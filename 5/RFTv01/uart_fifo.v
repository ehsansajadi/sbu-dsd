==> flow/design.v <==
module uart_fifo
	#(parameter TX_RAM_ADDRESS_BITS = 10,
	            RX_RAM_ADDRESS_BITS = 10)
	(input reset,
	 input sys_clk,
	 input tx_wren,  
	 input [7:0] tx_data,
	 input tx_accept,  
	 input [7:0] rx_data,
	 input rx_data_ready,
	 input rx_accept,  
	 output reg tx_out_wren,  
	 output tx_fifo_full,
	 output reg tx_fifo_ram_wren,  
	 output reg [7:0] tx_data_out,
	 output reg [TX_RAM_ADDRESS_BITS-1:0] tx_fifo_ram_read_address,
	 output reg [TX_RAM_ADDRESS_BITS-1:0] tx_fifo_ram_write_address,
	 output reg [7:0] rx_data_out,
	 output reg [RX_RAM_ADDRESS_BITS-1:0] rx_fifo_ram_read_address,
	 output reg [RX_RAM_ADDRESS_BITS-1:0] rx_fifo_ram_write_address,
	 output rx_fifo_full,
	 output reg rx_fifo_ram_wren,
	 output reg rx_data_out_ready
	);
	localparam FIFO_TX_SIZE = 1 << TX_RAM_ADDRESS_BITS;
	localparam FIFO_RX_SIZE = 1 << RX_RAM_ADDRESS_BITS;
	reg [TX_RAM_ADDRESS_BITS:0] tx_count;
	assign tx_fifo_full = (tx_count == FIFO_TX_SIZE);
	reg [RX_RAM_ADDRESS_BITS:0] rx_count;
	assign rx_fifo_full = (rx_count == FIFO_RX_SIZE);
	localparam TX_IDLE=2'd0, TX_WAIT_MEM=2'd1, TX_WAIT_UART=2'd2;
	reg [1:0] tx_state;
	wire write_tx_ram = tx_wren && ~tx_fifo_full;
	reg rx_data_ready_wait;
	wire write_rx_ram = rx_data_ready && ~rx_data_ready_wait && ~rx_fifo_full;
	localparam RX_IDLE=2'd0, RX_WAIT_MEM1=2'd1, RX_WAIT_MEM2=2'd2, RX_WAIT_ACCEPT=2'd3;
	reg [1:0] rx_state;
	always @(posedge sys_clk or posedge reset)
	begin
		if(reset) begin
			tx_fifo_ram_read_address <= {TX_RAM_ADDRESS_BITS{1'b0}};
			tx_count <= 'b0;
			tx_fifo_ram_write_address <= {TX_RAM_ADDRESS_BITS{1'b0}};
			tx_fifo_ram_wren <= 'b0;
			tx_data_out <= 8'b0;
			tx_out_wren <= 'b0;
			tx_state <= TX_IDLE;
		end else begin
			tx_fifo_ram_wren <= write_tx_ram;
			if(write_tx_ram)
				tx_data_out <= tx_data;
			tx_fifo_ram_write_address <= tx_fifo_ram_write_address + (tx_fifo_ram_wren ? 1 : 0);
			tx_count <= tx_count + (((tx_state == TX_WAIT_UART) && tx_accept) ? -1 : 0) + ((write_tx_ram) ? 1 : 0);
			case(tx_state)
				TX_IDLE: begin
					if((| tx_count) && ~tx_accept) begin
						tx_state <= TX_WAIT_MEM;
					end
				end
				TX_WAIT_MEM: begin
					tx_out_wren <= 1'b1;
					tx_state <= TX_WAIT_UART;
				end
				TX_WAIT_UART: begin
					if(tx_accept) begin
						tx_out_wren <= 1'b0;
						tx_fifo_ram_read_address <= tx_fifo_ram_read_address + 1'b1;
						tx_state <= TX_IDLE;
					end
				end
				default: begin
					tx_out_wren <= 1'b0;
					tx_state <= TX_IDLE;
				end
			endcase
		end
	end
	always @(posedge sys_clk or posedge reset)
	begin
		if(reset) begin
			rx_fifo_ram_read_address <= {RX_RAM_ADDRESS_BITS{1'b0}};
			rx_fifo_ram_write_address <= {RX_RAM_ADDRESS_BITS{1'b0}};
			rx_count <= 'b0;
			rx_fifo_ram_wren <= 'b0;
			rx_data_out <= 8'b0;
			rx_data_out_ready <= 1'b0;
			rx_data_ready_wait <= 1'b0;
			rx_state <= RX_IDLE;
		end else begin
			rx_fifo_ram_wren <= write_rx_ram;
			if(write_rx_ram) begin
				rx_data_out <= rx_data;
				rx_data_ready_wait <= 1'b1;
			end else if(~rx_data_ready && rx_data_ready_wait) begin
				rx_data_ready_wait <= 1'b0;
			end
			rx_fifo_ram_write_address <= rx_fifo_ram_write_address + (rx_fifo_ram_wren ? 1 : 0);
			rx_count <= rx_count + (((rx_state == RX_WAIT_ACCEPT) && rx_accept) ? -1 : 0) + ((write_rx_ram) ? 1 : 0);
			case(rx_state)
				RX_IDLE: begin
					if((| rx_count) && ~rx_accept) begin
						rx_state <= RX_WAIT_MEM1;
					end
				end
				RX_WAIT_MEM1: begin
					rx_state <= RX_WAIT_MEM2;
				end
				RX_WAIT_MEM2: begin
					rx_data_out_ready <= 1'b1;
					rx_state <= RX_WAIT_ACCEPT;
				end
				RX_WAIT_ACCEPT: begin
					if(rx_accept) begin
						rx_data_out_ready <= 1'b0;
						rx_fifo_ram_read_address <= rx_fifo_ram_read_address + 1'b1;
						rx_state <= RX_IDLE;
					end
				end
				default: begin
					rx_data_out_ready <= 1'b0;
					rx_state <= RX_IDLE;
				end
			endcase
		end
	end
endmodule
# == From RTL to reports: uart_fifo ==
# The steps from the RTL of uart_fifo to its reports follow in flow order.
# Lines are those of the file above, counted from 1.
# Library cell names are shortened.
# The mark n/a stands for no value.
# design
design,uart_fifo
clock,sys_clk
library,sky130hd
pvt_corner,tt_025C_1v80

# == Word level ==
# Counts by Yosys on the flattened word-level netlist (proc, flatten, opt, wreduce; memories kept). Register bits leave out memories and registers merged into their read ports (data or address). Print and check cells are left out. Cells with the same type and inputs are merged into one.
# bits
ff_bits,87
latch_bits,0
mem_bits_rw,0
mem_bits_ro,0
clocked_rd_ports_x_width,0
mem_count,0
inputBits,22
out_inout_bits,62
wordCells,80
# op_classes
add_sub_neg,8
multipliers,0
div_mod_pow,0
cmp,0
equal,11
n_shift,0
mux,18
logic,7
reduce_logical,21
# op_table
op,n
11-bit by 1-bit adder with 11-bit output,2
11-bit adder,2
11-bit == test with constant B,2
11-bit OR reduction,2
11-bit 2-to-1 mux,2
10-bit by 1-bit adder with 10-bit output,2
10-bit by 1-bit adder with 10-bit output with constant B,2
2-bit AND reduction,5
1-bit logical AND,8
2-bit inequality test with constant B,4
2-bit case mux with 4-bit select,1
2-bit 2-to-1 mux,4
1-bit 2-to-1 mux,8
1-bit NOT,7
2-bit == test with constant B,3
2-bit case mux with 3-bit select,1
2-bit by 1-bit == test with 1-bit output with constant B,2
2-bit zero test,2
2-bit nonzero test,2
4-bit nonzero test,1
3-bit AND reduction,1
1-bit case mux with 3-bit select,1
1-bit case mux with 2-bit select,1

# == Depth ==
# Longest topological path by Yosys (ltp), each cell counted once; first at word level (registers and memories cut), then after technology mapping (sequential cells cut; the memories' decode and read muxes count).
# depth
ltp_word,5
abc_area,0
ltp_mapped,13
mapped_depth_nobuf,12

# == Synthesis result ==
# Source: synth_stat.txt of the flow (Yosys; design flattened, memories mapped). It holds for the ABC_AREA given above (unset counts as 0); a run with the other value may have another netlist.
# synth_totals
cells,347
area_um2,4167.7
seqArea_um2,2254.7
ff_cells,90
buf_cells,2
# types
cell,n,type_area_um2
dfrtp_1,88,2.2E+03
xnor2_1,44,385.37
ha_1,24,300.288
nand3_1,26,130.125
mux2_4,8,120.115
mux2_2,9,101.347
nand2_1,26,97.594
and3_1,14,87.584
xor2_1,10,87.584
fa_1,4,80.077
nor2_1,20,75.072
inv_1,15,56.304
dfstp_2,2,52.55
a21oi_1,10,50.048
a21o_1,4,30.029
o2111ai_1,3,26.275
nor2b_1,4,25.024
o21a_1,3,22.522
# Not listed: further types 22, cells in them 33.

# == Path before layout ==
# OpenSTA on the mapped netlist: ideal clock, no wires. The path of least setup slack (recovery checks aside). Input and output delay are each 20% of the period. Register names are those of the netlist, which keeps one name where synthesis merged equal registers.
# synth_timing
path_kind,input to register
startpoint,input rx_accept
endpoint,register rx_count[8]
clock_period_ps,5290
in_delay_ps,1058
setup_time_ps,80
launch_ps,1058
t_arrival_ps,3006
t_required_ps,5210
setup_slack_ps,2204
path_delay_ps,2028
path_stages,10
n_path_buf,0
synth_period_reached_ps,3086
# "path_delay_ps" is the arrival time less input delay plus setup time.
# "path_stages": output pins that drive a net of the path, with the launching flip-flop's if there is one; two outputs of one cell count as two.
# "synth_period_reached_ps" is the clock period less the worst setup slack; recovery checks do not enter. This is arithmetic on one report: input and output delays are still those of the set period (20% each).
# The rows between start and end are the longest chain of elaborated cells between them; the timing report does not say that the signal goes this way. Where chains are equally long, one stands for them.
# A line is the first line of the expression or statement that the cell stems from. Yosys adds cells for indexed reads and writes and turns some case tables into memories.
# synth_via
cell_sequence,nand2_1 inv_1 fa_1 inv_1 fa_1 nor2b_1 o21a_1 a31o_2 o41ai_1 xnor2_1
elab_chain_cells,4
cells_between,4
cone_lines,1
cone_classes,add/sub: 2; mux: 1; reduce/logical: 1
# synth_rtl
item,line,rtl
"start, declared",11,"input rx_accept,"
1-bit logical AND,98,rx_count <= rx_count + (((rx_state == RX_WAIT_ACCEPT) && rx_accept) ? -1 : 0) + ((write_rx_ram) ? 1 : 0);
11-bit 2-to-1 mux,98,
11-bit adder,98,
11-bit by 1-bit adder with 11-bit output,98,
"end, assigned",83,rx_count <= 'b0;
"end, assigned",98,
"end, declared",29,reg [RX_RAM_ADDRESS_BITS:0] rx_count;

# == Worst path after layout ==
# From the final timing report of entry A: the path of least setup slack in the routed layout; clock arrival at registers is part of the times.
# The path's times are printed in steps of 10 ps; the period is the one set.
# layout_timing
path_kind,register to register
startpoint,register tx_count[4]
endpoint,register tx_count[8]
clock_period_ps,2530
setup_time_ps,70
launch_ps,360
t_arrival_ps,3190
t_required_ps,2820
setup_slack_ps,-370
path_stages,13
n_path_buf,0
# The rows between start and end are the longest chain of elaborated cells between them; the timing report does not say that the signal goes this way. Where chains are equally long, one stands for them.
# layout_via
cell_sequence,dfrtp_1 or4_4 nor2_4 and3_4 nor2b_4 fa_2 inv_2 fa_2 nor2b_2 o2111ai_2 nand3_2 o41ai_4 xnor2_1
elab_chain_cells,5
cells_between,6
cone_lines,3
cone_classes,add/sub: 2; eq/ne: 1; mux: 1; logic: 1; reduce/logical: 1
# layout_rtl
item,line,rtl
"start, declared",27,reg [TX_RAM_ADDRESS_BITS:0] tx_count;
"start, assigned",42,tx_count <= 'b0;
"start, assigned",53,tx_count <= tx_count + (((tx_state == TX_WAIT_UART) && tx_accept) ? -1 : 0) + ((write_tx_ram) ? 1 : 0);
11-bit == test,28,assign tx_fifo_full = (tx_count == FIFO_TX_SIZE);
1-bit NOT,33,wire write_tx_ram = tx_wren && ~tx_fifo_full;
1-bit logical AND,33,
1-bit 2-to-1 mux,53,
11-bit by 1-bit adder with 11-bit output,53,
"end, assigned",42,
"end, assigned",53,
"end, declared",27,

# uart_fifo through Yosys and OpenROAD on sky130hd: 2 stored runs, unordered, with their settings and measured results. The constraints put input and output delay at 20% of the set period each and load the outputs with 0.01 pF.
# By "achieved_period_ps" is meant the clock period of the run minus its worst setup slack. This is arithmetic on one report: input and output delays are still those of the set period (20% each).
# "worst_path_allowed_less_slack_ps" = time allowed to the worst setup path (clock period - input delay - output delay, where it has them) - its slack; a late launch clock adds to it, a late capture clock takes from it.
# "worst_path_allowed_less_slack_ps" is given in steps of 10 ps.
# Settings: . = not set for that run.
run name,period_ns,CORE_UTILIZATION,SETUP_SLACK_MARGIN,HOLD_SLACK_MARGIN,CORE_ASPECT_RATIO,ABC_AREA,GPL_TIMING_DRIVEN,CTS_CLUSTER_SIZE,CAP_MARGIN,MIN_ROUTING_LAYER,CORE_MARGIN,SLEW_MARGIN,PLACE_DENSITY,CELL_PAD_IN_SITES_GLOBAL_PLACEMENT,TNS_END_PERCENT,CTS_CLUSTER_DIAMETER,MAX_ROUTING_LAYER,synth_area_um2,design.die.area_um2,timing.setup.ws_ps,achieved_period_ps,finalCellArea_um2,post_route_util_pct,worst_path_allowed_less_slack_ps,worst_path_kind
entry A,2.53,17,-0.16,0.1,1.86,0,0,88,40,met2,2,20,.,.,.,.,.,4167.7,25844.8,-369,2899,6132.1,25.3,2900,register to register
entry B,2.32,27,0.09,-0.06,0.6,.,.,.,20,.,2,20,0.56,3,10,173,met5,4167.7,16478.1,-482,2802,6276.0,41.2,2800,register to register
