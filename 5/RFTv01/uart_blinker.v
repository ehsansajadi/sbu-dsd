==> flow/design.v <==
module uart_blinker
	#(parameter UART_CLOCK = 115200)
	(input uart_clock,
	 input reset_n,
	 output reg led);
	localparam BITS = $clog2(UART_CLOCK);
	reg [BITS-1:0] counter;
	always @ (posedge uart_clock or negedge reset_n)	begin
		if(~reset_n) begin
			counter <= 'b0;
			led <= 'b0;
		end else begin
			if(counter == UART_CLOCK) begin
				counter <= 'b0;
				led <= ~led;
			end else begin
				counter <= counter + 1;
			end
		end
	end
endmodule
* Tool chain data of uart_blinker *
The steps from the RTL of uart_blinker to its reports follow in flow order.
Lines are those of the file above, counted from 1.
Cell names lack the library's common part.
Not given: n/a

design
  design top = uart_blinker
  clock = uart_clock
  library = sky130hd
  library corner = tt_025C_1v80

* Word-level counts *
Counts by Yosys on the flattened word-level netlist (proc, flatten, opt, wreduce; memories kept). Register bits leave out memories and registers merged into their read ports (data or address); mux counts leave out enables and synchronous resets folded into registers. Print and check cells are left out. Cells with the same type and inputs are merged into one.

word-level totals
  register bits after elaboration = 18
  cells after elaboration = 6

operators by class
  add/sub/neg operators = 1
  eq/ne operators = 1
  muxes and demuxes = 1
  bitwise gates (word level) = 1

operators by type and width
  operator                                number
  adder 17 x 1 -> 17 bit with constant B  1
  == test 17 bit with constant B          1
  two-way mux 17 bit                      1
  NOT 1 bit                               1

* Depth *
Yosys ltp: most cells in a row. Word level: on the elaborated netlist, between registers, memories and ports. Mapped: between sequential cells and ports; inverters and the memories' decode and read muxes count.

depth
  depth in word-level cells = 2
  ABC_AREA = 0
  gate-level depth with buffers = 6
  mapped depth without buffers = 6

* Mapped cells and area *
The flow's flattened synthesis, as Yosys stat reports it; memories are mapped. The netlist is that of the ABC_AREA named above (0 if unset); the other value can give another one.

mapped netlist
  cell count = 78
  mapped area = 882.1 sq um
  flip-flop cells = 18
  buffer cells = 0

cell types
  type     number
  dfrtp_1  18
  xnor2_1  12
  nand4_4  2
  xor2_1   4
  nor2_1   9
  nor4_1   5
  ha_1     2
  nand3_1  5
  nand4_1  4
  inv_1    4
  nor4_2   1
  nand2_1  3
  nor2_4   1
  and4_1   1
  nor4b_1  1
  or2_4    1
  and2b_1  1
  and3_2   1

Other cell types: 3; their cells: 3.

* Worst setup path after synthesis *
OpenSTA on the mapped netlist: ideal clock, no wires. The path of least setup slack (recovery checks aside). Input and output delay are each 20% of the period. Register names are those of the netlist, which keeps one name where synthesis merged equal registers.

timing path after synthesis
  path type = register to register
  start = register counter[0]
  end = register led
  clock period = 2,020 ps
  setup time = 79 ps
  launch time at the first pin = 0 ps
  arrival time = 1,321 ps
  data required time = 1,941 ps
  slack = 620 ps
  delay of the path = 1,400 ps
  driving pins on the path = 7
  synthesis period reached = 1,400 ps

"delay of the path" is the arrival time less input delay plus setup time.
"driving pins on the path" counts driving pins, that of a launching flip-flop among them; a cell with two outputs on the path counts twice.
"synthesis period reached" = period - worst setup slack (recovery checks aside). The figure is calculated, with input and output delays left at 20% of the set period.
The rows between start and end are the longest chain of elaborated cells between them; the timing report does not say that the signal goes this way. Where chains are equally long, one stands for them.
A line is the first line of the expression or statement that the cell stems from. Yosys adds cells for indexed reads and writes and turns some case tables into memories.
A register here has more assigning lines than the two given.

on the way, after synthesis
  path through = dfrtp_1 -> inv_1 -> ha_1 -> nor4b_1 -> nand4_1 -> nor2_4 -> xor2_1
  length of the longest elaborated chain = 1
  elaborated cells on any way between the ends = 1
  RTL lines with such cells = 1
  classes of those cells = eq/ne (1)

ends and longest elaborated chain, after synthesis
  what                RTL line  text
  start: declaration  7         reg [BITS-1:0] counter;
  start: assignment   10        counter <= 'b0;
  start: assignment   17        counter <= counter + 1;
  == test 17 bit      13        if(counter == UART_CLOCK) begin
  end: assignment     11        led <= 'b0;
  end: assignment     15        led <= ~led;
  end: declaration    5         output reg led);

* Timing after layout *
Path of least setup slack in the final report of flow run A (OpenROAD, finished layout, wires in). Where an end is a register, its clock arrival counts in the times.
The path's times are printed in steps of 10 ps; the period is the one set.

timing path after layout
  path type = register to register
  start = register counter[0]
  end = register led
  clock period = 1,750 ps
  setup time = 70 ps
  launch time at the first pin = 260 ps
  arrival time = 1,740 ps
  data required time = 1,940 ps
  slack = 200 ps
  driving pins on the path = 7

The rows between start and end are the longest chain of elaborated cells between them; the timing report does not say that the signal goes this way. Where chains are equally long, one stands for them.
A register here has more assigning lines than the two given.

on the way, after layout
  path through = dfrtp_1 -> inv_1 -> ha_1 -> nor4b_1 -> nand4_1 -> nor2_4 -> xor2_1
  length of the longest elaborated chain = 1
  elaborated cells on any way between the ends = 1
  RTL lines with such cells = 1
  classes of those cells = eq/ne (1)

ends and longest elaborated chain, after layout
  what                RTL line  text
  start: declaration  7         reg [BITS-1:0] counter;
  start: assignment   10        counter <= 'b0;
  start: assignment   17        counter <= counter + 1;
  == test 17 bit      13        if(counter == UART_CLOCK) begin
  end: assignment     11        led <= 'b0;
  end: assignment     15        led <= ~led;
  end: declaration    5         output reg led);

Memo
Re: implementation data of uart_blinker

Top module uart_blinker; platform sky130hd; tools Yosys and OpenROAD; 2 stored runs in no particular order. Input and output delays are each 20% of the period that was set; the output load is 0.01 pF.
By "period reached" is meant the clock period of the run minus its worst setup slack. This is arithmetic on one report: input and output delays are still those of the set period (20% each).
By "critical setup path time" is meant the share of the clock period that the worst setup path is allowed (20% is reserved at inputs, 20% at outputs), minus its slack. Clock arrival times at its registers enter into it.
"critical setup path time" is known to 10 ps.
Among the settings, . means not set for that run.

item                                                       flow run A            flow run B
period_ns                                                  1.75                  2.12
CORE_UTILIZATION                                           16                    27
SETUP_SLACK_MARGIN                                         -0.0                  -0.06
CORE_ASPECT_RATIO                                          1.48                  0.65
ABC_AREA                                                   0                     .
CTS_CLUSTER_SIZE                                           40                    77
CTS_CLUSTER_DIAMETER                                       137                   112
MIN_ROUTING_LAYER                                          met1                  .
MAX_ROUTING_LAYER                                          met4                  met5
CAP_MARGIN                                                 20                    20
CORE_MARGIN                                                2                     8
SLEW_MARGIN                                                20                    20
PLACE_DENSITY_LB_ADDON                                     .                     0.26
HOLD_SLACK_MARGIN                                          .                     0.28
cell area after synthesis (sq um)                          882.1                 882.1
area inside the die boundary (sq um)                       6,134.8               5,394.4
area of the standard cells in the finished layout (sq um)  1,049.8               1,007.2
lowest setup slack (ps)                                    202                   466
final setup TNS (ps)                                       0                     0
period reached (ps)                                        1,548                 1,654
critical setup path time (ps)                              1,550                 1,650
kind of the worst setup path                               register to register  register to register
